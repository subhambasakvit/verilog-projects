==> flow/design.v <==
`timescale 1ns / 1ps
module Traffic_light_controller(input clk,rst, output reg [2:0]M1,output reg [2:0]M4,output reg [2:0]M3,output reg [2:0]M2);
parameter S1=0, S2=1, S3=2, S4=3, S5=4, S6=5;
reg [3:0]count;
reg [2:0] ps;
parameter sec7=7, sec5=5, sec2=2, sec3=3;
always @(posedge clk or posedge rst)
    begin
    if(rst==1)
    begin
    ps<=S1;
    count<=0;
    end
    else                       
        case(ps)
            S1: if(count<sec7)
                begin
                ps<=S1;
                count<=count+1;
                end
                else
                begin
                ps<=S2;
                count<=0;
                end
            S2: if(count<sec2)
                begin
                ps<=S2;
                count<=count+1;
                end
                else
                begin
                ps<=S3;
                count<=0;
                end
            S3: if(count<sec5)
                begin
                ps<=S3;
                count<=count+1;
                end
                else
                begin
                ps<=S4;
                count<=0;
                end
            S4: if(count<sec2)
                begin
                ps<=S4;
                count<=count+1;
                end
                else
                begin
                ps<=S5;
                count<=0;
                end
            S5: if(count<sec3)
                begin
                ps<=S5;
                count<=count+1;
                end
                else
                begin
                ps<=S6;
                count<=0;
                end
            S6: if(count<sec3)
                begin
                ps<=S6;
                count<=count+1;
                end
                else
                begin
                ps<=S1;
                count<=0;
                end
            default: ps<=S1;
        endcase
    end
    always@(ps)
    begin
        case(ps)
            S1:
            begin
                M1<=3'b001;
                M2<=3'b001;
                M3<=3'b100;
                M4<=3'b100;
            end
            S2:
            begin
                M1<=3'b001;
                M2<=3'b010;
                M3<=3'b100;
                M4<=3'b100;
            end    
            S3:
            begin
                M1<=3'b001;
                M2<=3'b100;
                M3<=3'b001;
                M4<=3'b100;
            end
            S4:
            begin
                M1<=3'b010;
                M2<=3'b100;
                M3<=3'b010;
                M4<=3'b100;
            end
            S5:
            begin
                M1<=3'b100;
                M2<=3'b100;
                M3<=3'b100;
                M4<=3'b001;
            end
            S6:
            begin
                M1<=3'b100;
                M2<=3'b100;
                M3<=3'b100;
                M4<=3'b010;
            end
            default:
            begin
                M1<=3'b000;
                M2<=3'b000;
                M3<=3'b000;
                M4<=3'b000;
            end    
        endcase
    end
endmodule
## Tool chain data of Traffic_light_controller

Tool output for the design above, in the order of the flow.
Lines are those of the file above, counted from 1.
Operators carry their Yosys type and port widths (W data, S select, Z words).
Cell names lack the library's common part.
Not given: n/a

| inputs | value |
|---|---|
| design top | Traffic_light_controller |
| clock | clk |
| library | sky130hd |
| timing corner | tt_025C_1v80 |

## Elaborated design

Counts by Yosys on the flattened word-level netlist (proc, flatten, opt, wreduce; memories kept). Register bits leave out memories and registers merged into their read ports (data or address). Print and check cells are left out. Cells with the same type and inputs are merged into one.

| cells by class | value |
|---|---|
| mux-type cells | 16 |
| reduce/logical cells | 8 |
| equality and inequality tests | 5 |
| $lt $le $gt $ge | 4 |
| add/sub/neg operators | 1 |

Operators with widths:

| operator | number |
|---|---|
| $pmux W3 S3 | 4 |
| $pmux W3 S6 | 1 |
| $pmux W4 S4 | 1 |
| $mux W4 | 4 |
| $reduce_or A4 Y1 | 3 |
| $lt A4 B2 Y1 const B | 2 |
| $lt A4 B3 Y1 const B | 2 |
| $eq A3 B2 Y1 const B | 2 |
| $eq A3 B3 Y1 const B | 2 |
| $reduce_bool A6 Y1 | 1 |
| $mux W3 | 2 |
| $reduce_or A2 Y1 | 2 |
| $add A4 B1 Y4 const B | 1 |
| $eq A3 B1 Y1 const B | 1 |
| $logic_not A3 Y1 | 1 |
| $reduce_or A3 Y1 | 1 |
| $mux W1 | 3 |
| $mux W2 | 1 |

| word-level totals | value |
|---|---|
| bits of input ports | 2 |
| register bits | 7 |
| cells after elaboration | 36 |

## Longest topological paths

Longest topological path by Yosys (ltp), each cell counted once; first at word level (registers and memories cut), then after technology mapping (sequential cells cut; the memories' decode and read muxes count).

| logic depth | value |
|---|---|
| depth in word-level cells | 3 |
| ABC_AREA | 0 |
| mapped depth | 6 |
| depth with buffers taken out | 6 |

## Mapped cells and area

The flow's flattened synthesis, as Yosys stat reports it; memories are mapped. The netlist is that of the ABC_AREA named above (0 if unset); the other value can give another one.

Cells by type:

| cell | number | area in all (um^2) |
|---|---|---|
| dfrtp_1 | 9 | 225.216 |
| clkbuf_1 | 7 | 26.275 |
| dfstp_2 | 1 | 26.275 |
| nand2_1 | 7 | 26.275 |
| ha_1 | 2 | 25.024 |
| nor3_1 | 5 | 25.024 |
| nor3_4 | 1 | 16.266 |
| inv_1 | 4 | 15.014 |
| nor2_1 | 4 | 15.014 |
| o31ai_1 | 2 | 15.014 |
| a211oi_2 | 1 | 12.512 |
| nand2b_1 | 2 | 12.512 |
| nor3b_2 | 1 | 12.512 |
| nor4_1 | 2 | 12.512 |
| or2_1 | 2 | 12.512 |
| or3_1 | 2 | 12.512 |
| buf_6 | 1 | 11.261 |
| mux2_2 | 1 | 11.261 |

Not listed: further types 13, cells in them 15.

| synthesis totals | value |
|---|---|
| flip-flop cells | 10 |
| cell count | 69 |
| buffers | 9 |
| sequential area | 251.5 um^2 |
| cell area after synthesis | 615.6 um^2 |

## Timing after synthesis

OpenSTA on the mapped netlist: ideal clock, no wires. The path of least setup slack (recovery checks aside). Input and output delay are each 20% of the period. Register names are those of the netlist, which keeps one name where synthesis merged equal registers.

| timing path after synthesis | value |
|---|---|
| path kind | reg2reg |
| start point | register (no name shown) |
| end point | register count[1] |
| arrival | 1.406 ns |
| launch time at the first pin | 0.000 ns |
| clock period | 1.6 ns |
| path slack | 0.061 ns |
| path delay | 1.539 ns |
| driving pins on the path | 5 |
| data required time | 1.467 ns |
| period reached after synthesis | 1.539 ns |

"path delay" is the arrival time less input delay plus setup time.
"driving pins on the path" counts driving pins, that of a launching flip-flop among them; a cell with two outputs on the path counts twice.
"period reached after synthesis" = period - worst setup slack (recovery checks aside). The figure is calculated, with input and output delays left at 20% of the set period.
A register here has more assigning lines than the two given.

| on the way, after synthesis | value |
|---|---|
| path through | dfrtp_1 -> or4_4 -> a211oi_2 -> nand2b_1 -> o21ai_1 |

Ends and longest elaborated chain, after synthesis:

| item | line | source |
|---|---|---|
| to (assign) | 19 | `count<=count+1;` |
| to (assign) | 29 | `count<=count+1;` |
| to (decl) | 4 | `reg [3:0]count;` |

No chain of elaborated cells between the ends is given.
Nets of the timed path that keep an RTL name, with a line that drives or declares them; the list need not be complete.

Named nets, after synthesis:

| signal | line | source |
|---|---|---|
| M2[2] | 81 | `case(ps)` |

## Timing after layout

Path of least setup slack in the final report of job 1 (OpenROAD, finished layout, wires in). Where an end is a register, its clock arrival counts in the times.

| timing path post-layout | value |
|---|---|
| path kind | reg2out |
| start point | register ps |
| end point | output M4[2] |
| data required time | 2.54 ns |
| path slack | 0.71 ns |
| launch time at the first pin | 0.26 ns |
| arrival | 1.83 ns |
| driving pins on the path | 4 |
| clock period | 3.17 ns |

An end named without its bit number is one bit of that signal or, where synthesis recoded a state register, one of its new flip-flops.
Between the ends stands the longest chain of elaborated cells between them, by number of cells; it is not shown to be the way that was timed. Of several equally long chains one is given.
A line is the first line of the expression or statement that the cell stems from. Yosys adds cells for indexed reads and writes and turns some case tables into memories.
A register here has more assigning lines than the two given.

| on the way, post-layout | value |
|---|---|
| path through | dfrtp_1 -> or3_4 -> or2_1 -> clkdlybuf4s50_1 |
| length of the longest elaborated chain | 3 |
| elaborated cells between the ends (all ways) | 8 |
| those cells by class | 5 x eq/ne; 1 x mux; 2 x reduce/logical |

Ends and longest elaborated chain, post-layout:

| item | line | source |
|---|---|---|
| from (decl) | 5 | `reg [2:0] ps;` |
| from (assign) | 11 | `ps<=S1;` |
| from (assign) | 18 | `ps<=S1;` |
| $eq A3 B2 Y1 | 81 | `case(ps)` |
| $reduce_or A4 Y1 | n/a |  |
| $pmux W3 S3 | 81 |  |
| to (decl) | 2 | `module Traffic_light_controller(input clk,rst, output reg [2:0]M1,output reg [2:0]M4,output reg [2:0]M3,output ...` |

Hand-over note for Traffic_light_controller

Record of 2 stored runs of the RTL-to-layout flow on Traffic_light_controller, platform sky130hd. The runs are unordered. Constraints: input delay and output delay 20% of the set period each, output load 0.01 pF.
"allowed time less slack (worst setup path)": the worst setup path's part of the clock period (all of it between registers, 20% less for each end at a port) less its slack. A launch clock that arrives late makes it longer, a capture clock that arrives late makes it shorter.
By "power" is meant OpenSTA's value without simulated activity: inputs other than the clock are taken to toggle once in ten clock periods, and the tool carries that through the logic.

#### Job 1

| setting | value |
|---|---|
| period_ns | `3.17` |
| CORE_UTILIZATION | `54` |
| SETUP_SLACK_MARGIN | `-0.16` |
| PLACE_DENSITY_LB_ADDON | `0.17` |
| CORE_MARGIN | `5` |
| TNS_END_PERCENT | `100` |
| ABC_AREA | `0` |
| GPL_TIMING_DRIVEN | `1` |
| GPL_ROUTABILITY_DRIVEN | `0` |
| CTS_CLUSTER_DIAMETER | `121` |
| CAP_MARGIN | `25` |
| SLEW_MARGIN | `25` |

| result | value |
|---|---|
| area of the synthesized netlist | 615.6 um^2 |
| area inside the die boundary | 1915.4 um^2 |
| standard-cell area after layout | 747.0 um^2 |
| utilization in the final report | 68.2% |
| lowest setup slack | 0.707 ns |
| total negative setup slack | 0.000 ns |
| lowest hold slack | 0.519 ns |
| power | 223.6 uW |
| allowed time less slack (worst setup path) | 1.83 ns |
| worst path kind | reg2out |

#### Job 2

| setting | value |
|---|---|
| period_ns | `3.14` |
| CAP_MARGIN | `20` |
| CORE_MARGIN | `2` |
| CORE_UTILIZATION | `40` |
| SLEW_MARGIN | `20` |

| result | value |
|---|---|
| area of the synthesized netlist | 615.6 um^2 |
| area inside the die boundary | 1868.8 um^2 |
| standard-cell area after layout | 749.5 um^2 |
| utilization in the final report | 50.9% |
| lowest setup slack | 0.660 ns |
| total negative setup slack | 0.000 ns |
| lowest hold slack | 0.526 ns |
| power | 223.9 uW |
| allowed time less slack (worst setup path) | 1.85 ns |
| worst path kind | reg2out |

End of note.
