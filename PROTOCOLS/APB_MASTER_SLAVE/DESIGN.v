==> flow/design.v <==
`timescale 1ns / 1ps
module apb_master(
    input clk,
    input reset_n,
    input transfer,
    input [31:0] addr,
    input [31:0] wdata,
    input write,
    output reg PSELx,
    output reg PENABLE,
    output reg [31:0] PADDR,
    output reg [31:0] PWDATA,
    output reg PWRITE,
    input wire PREADY
    );
    parameter IDLE = 2'b00;
    parameter SETUP = 2'b01;
    parameter ACCESS = 2'b10;
    reg [1:0] curr_state , next_state;
    always @(posedge clk or negedge reset_n)
        begin
            if(!reset_n)
                curr_state <= IDLE;
            else
                curr_state <= next_state;
        end
    always @(*)
        begin
            case(curr_state)
                IDLE: begin
                    if(transfer)
                        next_state = SETUP;
                    else
                        next_state = IDLE;
                end
                SETUP : begin
                    next_state = ACCESS;
                    end
                ACCESS : begin
                    if(PREADY)
                        if(transfer)
                            next_state = SETUP;
                        else
                            next_state = IDLE;
                    else
                        next_state = ACCESS;
               end
               default: next_state = IDLE;
            endcase
        end
    always @(posedge clk or negedge reset_n)
        begin
            if(!reset_n)
                begin
                    PSELx <= 1'b0;
                    PENABLE <= 1'b0;
                    PADDR <= 32'b0;
                    PWDATA <= 32'b0;
                    PWRITE <= 1'b0;
                end
            else
                begin
                    case(next_state)
                        IDLE: 
                            begin
                                PSELx <= 1'b0;
                                PENABLE <=1'b0;
                            end
                        SETUP : 
                            begin
                                PSELx <= 1'b1;
                                PENABLE <= 1'b0;
                                PADDR <= addr;
                                PWDATA <= wdata;
                                PWRITE <= write;
                            end
                        ACCESS : 
                            begin
                                PSELx <= 1'b1;
                                PENABLE <=1'b1;
                            end
                    endcase
                end
        end
endmodule
From RTL to reports: apb_master
What the tools print for apb_master, step after step.
Lines are those of the file above, counted from 1.
Cell names lack the library's common part.
Not given: n/a
Inputs
  top module: apb_master
  clock port: clk
  cell library: sky130hd
  timing corner: tt_025C_1v80

Word-level counts
Counts by Yosys on the flattened word-level netlist (proc, flatten, opt, wreduce; memories kept). Register bits leave out memories and registers merged into their read ports (data or address). Print and check cells are left out. Cells with the same type and inputs are merged into one.
Word-level totals
  flip-flop bits (word level): 69
  input bits: 69
  output and inout port bits: 67
  cells after elaboration: 21
Operators by class
  equality and inequality tests: 4
  muxes and demuxes: 5
  reduce/logical cells: 6
Operators by type and width (count)
  parallel mux 2 bit (select 3 bit): 1
  equality test 2 x 1 -> 1 bit (second input constant): 2
  equality test 2 bit (second input constant): 2
  zero test 2 bit: 2
  nonzero test 2 bit: 2
  OR reduction 2 bit: 2
  parallel mux 1 bit (select 2 bit): 2
  2-to-1 mux 2 bit: 1
  2-to-1 mux 1 bit: 1

Logic depth
Longest topological path by Yosys (ltp), each cell counted once; first at word level (registers and memories cut), then after technology mapping (sequential cells cut; the memories' decode and read muxes count).
Logic depth
  depth after elaboration: 6
  ABC_AREA: 0
  mapped depth: 5

Netlist
Yosys stat after the flow's synthesis: flattened, memories mapped to cells. It holds for the ABC_AREA given above (unset counts as 0); a run with the other value may have another netlist.
Synthesis totals
  mapped cells: 156
  chip area (Yosys): 2667.6 µm²
  mapped flip-flops: 70
Cells by type
  dfrtp_1: count 69, area in all 1.73E+03 µm²
  mux2_1: count 50, area in all 563.04 µm²
  mux2_2: count 17, area in all 191.434 µm²
  buf_6: count 5, area in all 56.304 µm²
  dfstp_2: count 1, area in all 26.275 µm²
  ha_1: count 2, area in all 25.024 µm²
  a21o_1: count 2, area in all 15.014 µm²
  nor2b_1: count 2, area in all 12.512 µm²
  nor3b_2: count 1, area in all 12.512 µm²
  mux2i_1: count 1, area in all 10.01 µm²
  buf_4: count 1, area in all 7.507 µm²
  inv_1: count 2, area in all 7.507 µm²
  a21oi_1: count 1, area in all 5.005 µm²
  buf_2: count 1, area in all 5.005 µm²
  nor2_1: count 1, area in all 3.754 µm²

Worst setup path after synthesis
Path of least setup slack by OpenSTA after synthesis, without wires, with an ideal clock, recovery checks aside; 20% of the period is set as input and as output delay. Where synthesis merged equal registers, the netlist keeps one of their names.
Timing path post-synthesis
  path kind: reg2reg
  start: register curr_state
  end: register PADDR[0]
  clock period: 1.8 ns
  library setup time: 0.127 ns
  arrival time: 1.396 ns
  required time: 1.673 ns
  setup slack: 0.276 ns
  path delay: 1.523 ns
  driving pins on the path: 6
  buffers on the path: 2
  period reached after synthesis: 1.524 ns
"path delay" is the arrival time less input delay plus setup time.
"driving pins on the path" counts driving pins, that of a launching flip-flop among them; a cell with two outputs on the path counts twice.
"period reached after synthesis" is the clock period less the worst setup slack; recovery checks do not enter. This is arithmetic on one report: input and output delays are still those of the set period (20% each).
An end named without its bit number is one bit of that signal or, where synthesis recoded a state register, one of its new flip-flops.
Between the ends, post-synthesis
  cell sequence: dfstp_2 -> mux2i_1 -> nor3b_2 -> buf_4 -> buf_6 -> mux2_1
Ends and longest elaborated chain, post-synthesis
  start, declared: RTL line 19  | reg [1:0] curr_state , next_state;
  start, assigned: RTL line 23  | curr_state <= IDLE;
  start, assigned: RTL line 25  | curr_state <= next_state;
  end, assigned: RTL line 57  | PADDR <= 32'b0;
  end, assigned: RTL line 73  | PADDR <= addr;
  end, declared: RTL line 11  | output reg [31:0] PADDR,
Chain of elaborated cells between the ends: none given.

Path in the finished layout
Path of least setup slack in the final report of run 1 (OpenROAD, finished layout, wires in). Where an end is a register, its clock arrival counts in the times.
Timing path post-layout
  path kind: in2reg
  start: input PREADY
  end: register PWDATA[28]
  clock period: 1.87 ns
  library setup time: 0.11 ns
  arrival time: 1.85 ns
  required time: 2.08 ns
  setup slack: 0.22 ns
  driving pins on the path: 5
  buffers on the path: 2
Between the ends stands the longest chain of elaborated cells between them, by number of cells; it is not shown to be the way that was timed. Of several equally long chains one is given.
A line is the first line of the expression or statement that the cell stems from. Yosys adds cells for indexed reads and writes and turns some case tables into memories.
Between the ends, post-layout
  cell sequence: clkdlybuf4s50_1 -> mux2i_1 -> nor3b_4 -> buf_4 -> mux2_2
  cells in the longest elaborated chain: 3
Ends and longest elaborated chain, post-layout
  start, declared: RTL line 14  | input wire PREADY
  2-to-1 mux 2 bit: RTL line 40  | if(PREADY)
  parallel mux 2 bit (select 3 bit): RTL line 29  | case(curr_state)
  equality test 2 x 1 -> 1 bit: RTL line 63  | case(next_state)
  end, assigned: RTL line 58  | PWDATA <= 32'b0;
  end, assigned: RTL line 74  | PWDATA <= wdata;
  end, declared: RTL line 12  | output reg [31:0] PWDATA,

Subject: apb_master on sky130hd, stored results

Hello all,

Measured results for apb_master: 2 stored runs of the Yosys and OpenROAD flow on sky130hd. The settings differ; the order carries no meaning. The constraints put input and output delay at 20% of the set period each and load the outputs with 0.01 pF.
"achieved clock period (ns)" = clock period - worst setup slack. The figure is calculated, with input and output delays left at 20% of the set period.
By "finish__power__total" is meant OpenSTA's value without simulated activity: inputs other than the clock are taken to toggle once in ten clock periods, and the tool carries that through the logic.

settings of run 1
{
  "period_ns": 1.87,
  "CORE_UTILIZATION": 36,
  "PLACE_DENSITY_LB_ADDON": 0.01,
  "TNS_END_PERCENT": 80,
  "GPL_ROUTABILITY_DRIVEN": 0,
  "CTS_CLUSTER_DIAMETER": 158,
  "MIN_ROUTING_LAYER": "met1",
  "MAX_ROUTING_LAYER": "met5",
  "CAP_MARGIN": 20,
  "CORE_MARGIN": 2,
  "SLEW_MARGIN": 20
}
report of run 1
yosys chip area after synthesis (um^2): 2667.6
finish__design__die__area: 8114.4
finish__design__instance__area__stdcell: 4404.2
finish__design__instance__utilization: 0.6105
finish__timing__setup__ws: 0.224
finish__timing__setup__tns: 0.000
finish__timing__hold__ws: 0.044
finish__power__total: 2.868e-03
achieved clock period (ns): 1.646

settings of run 2
{
  "period_ns": 2.58,
  "CORE_UTILIZATION": 29,
  "HOLD_SLACK_MARGIN": -0.01,
  "CORE_ASPECT_RATIO": 1.39,
  "CELL_PAD_IN_SITES_DETAIL_PLACEMENT": 1,
  "ABC_AREA": 1,
  "GPL_ROUTABILITY_DRIVEN": 1,
  "CAP_MARGIN": 20,
  "CORE_MARGIN": 2,
  "SLEW_MARGIN": 20
}
report of run 2
yosys chip area after synthesis (um^2): 2832.7
finish__design__die__area: 10585.3
finish__design__instance__area__stdcell: 4536.9
finish__design__instance__utilization: 0.4770
finish__timing__setup__ws: 0.755
finish__timing__setup__tns: 0.000
finish__timing__hold__ws: 0.290
finish__power__total: 2.310e-03
achieved clock period (ns): 1.825

Thanks
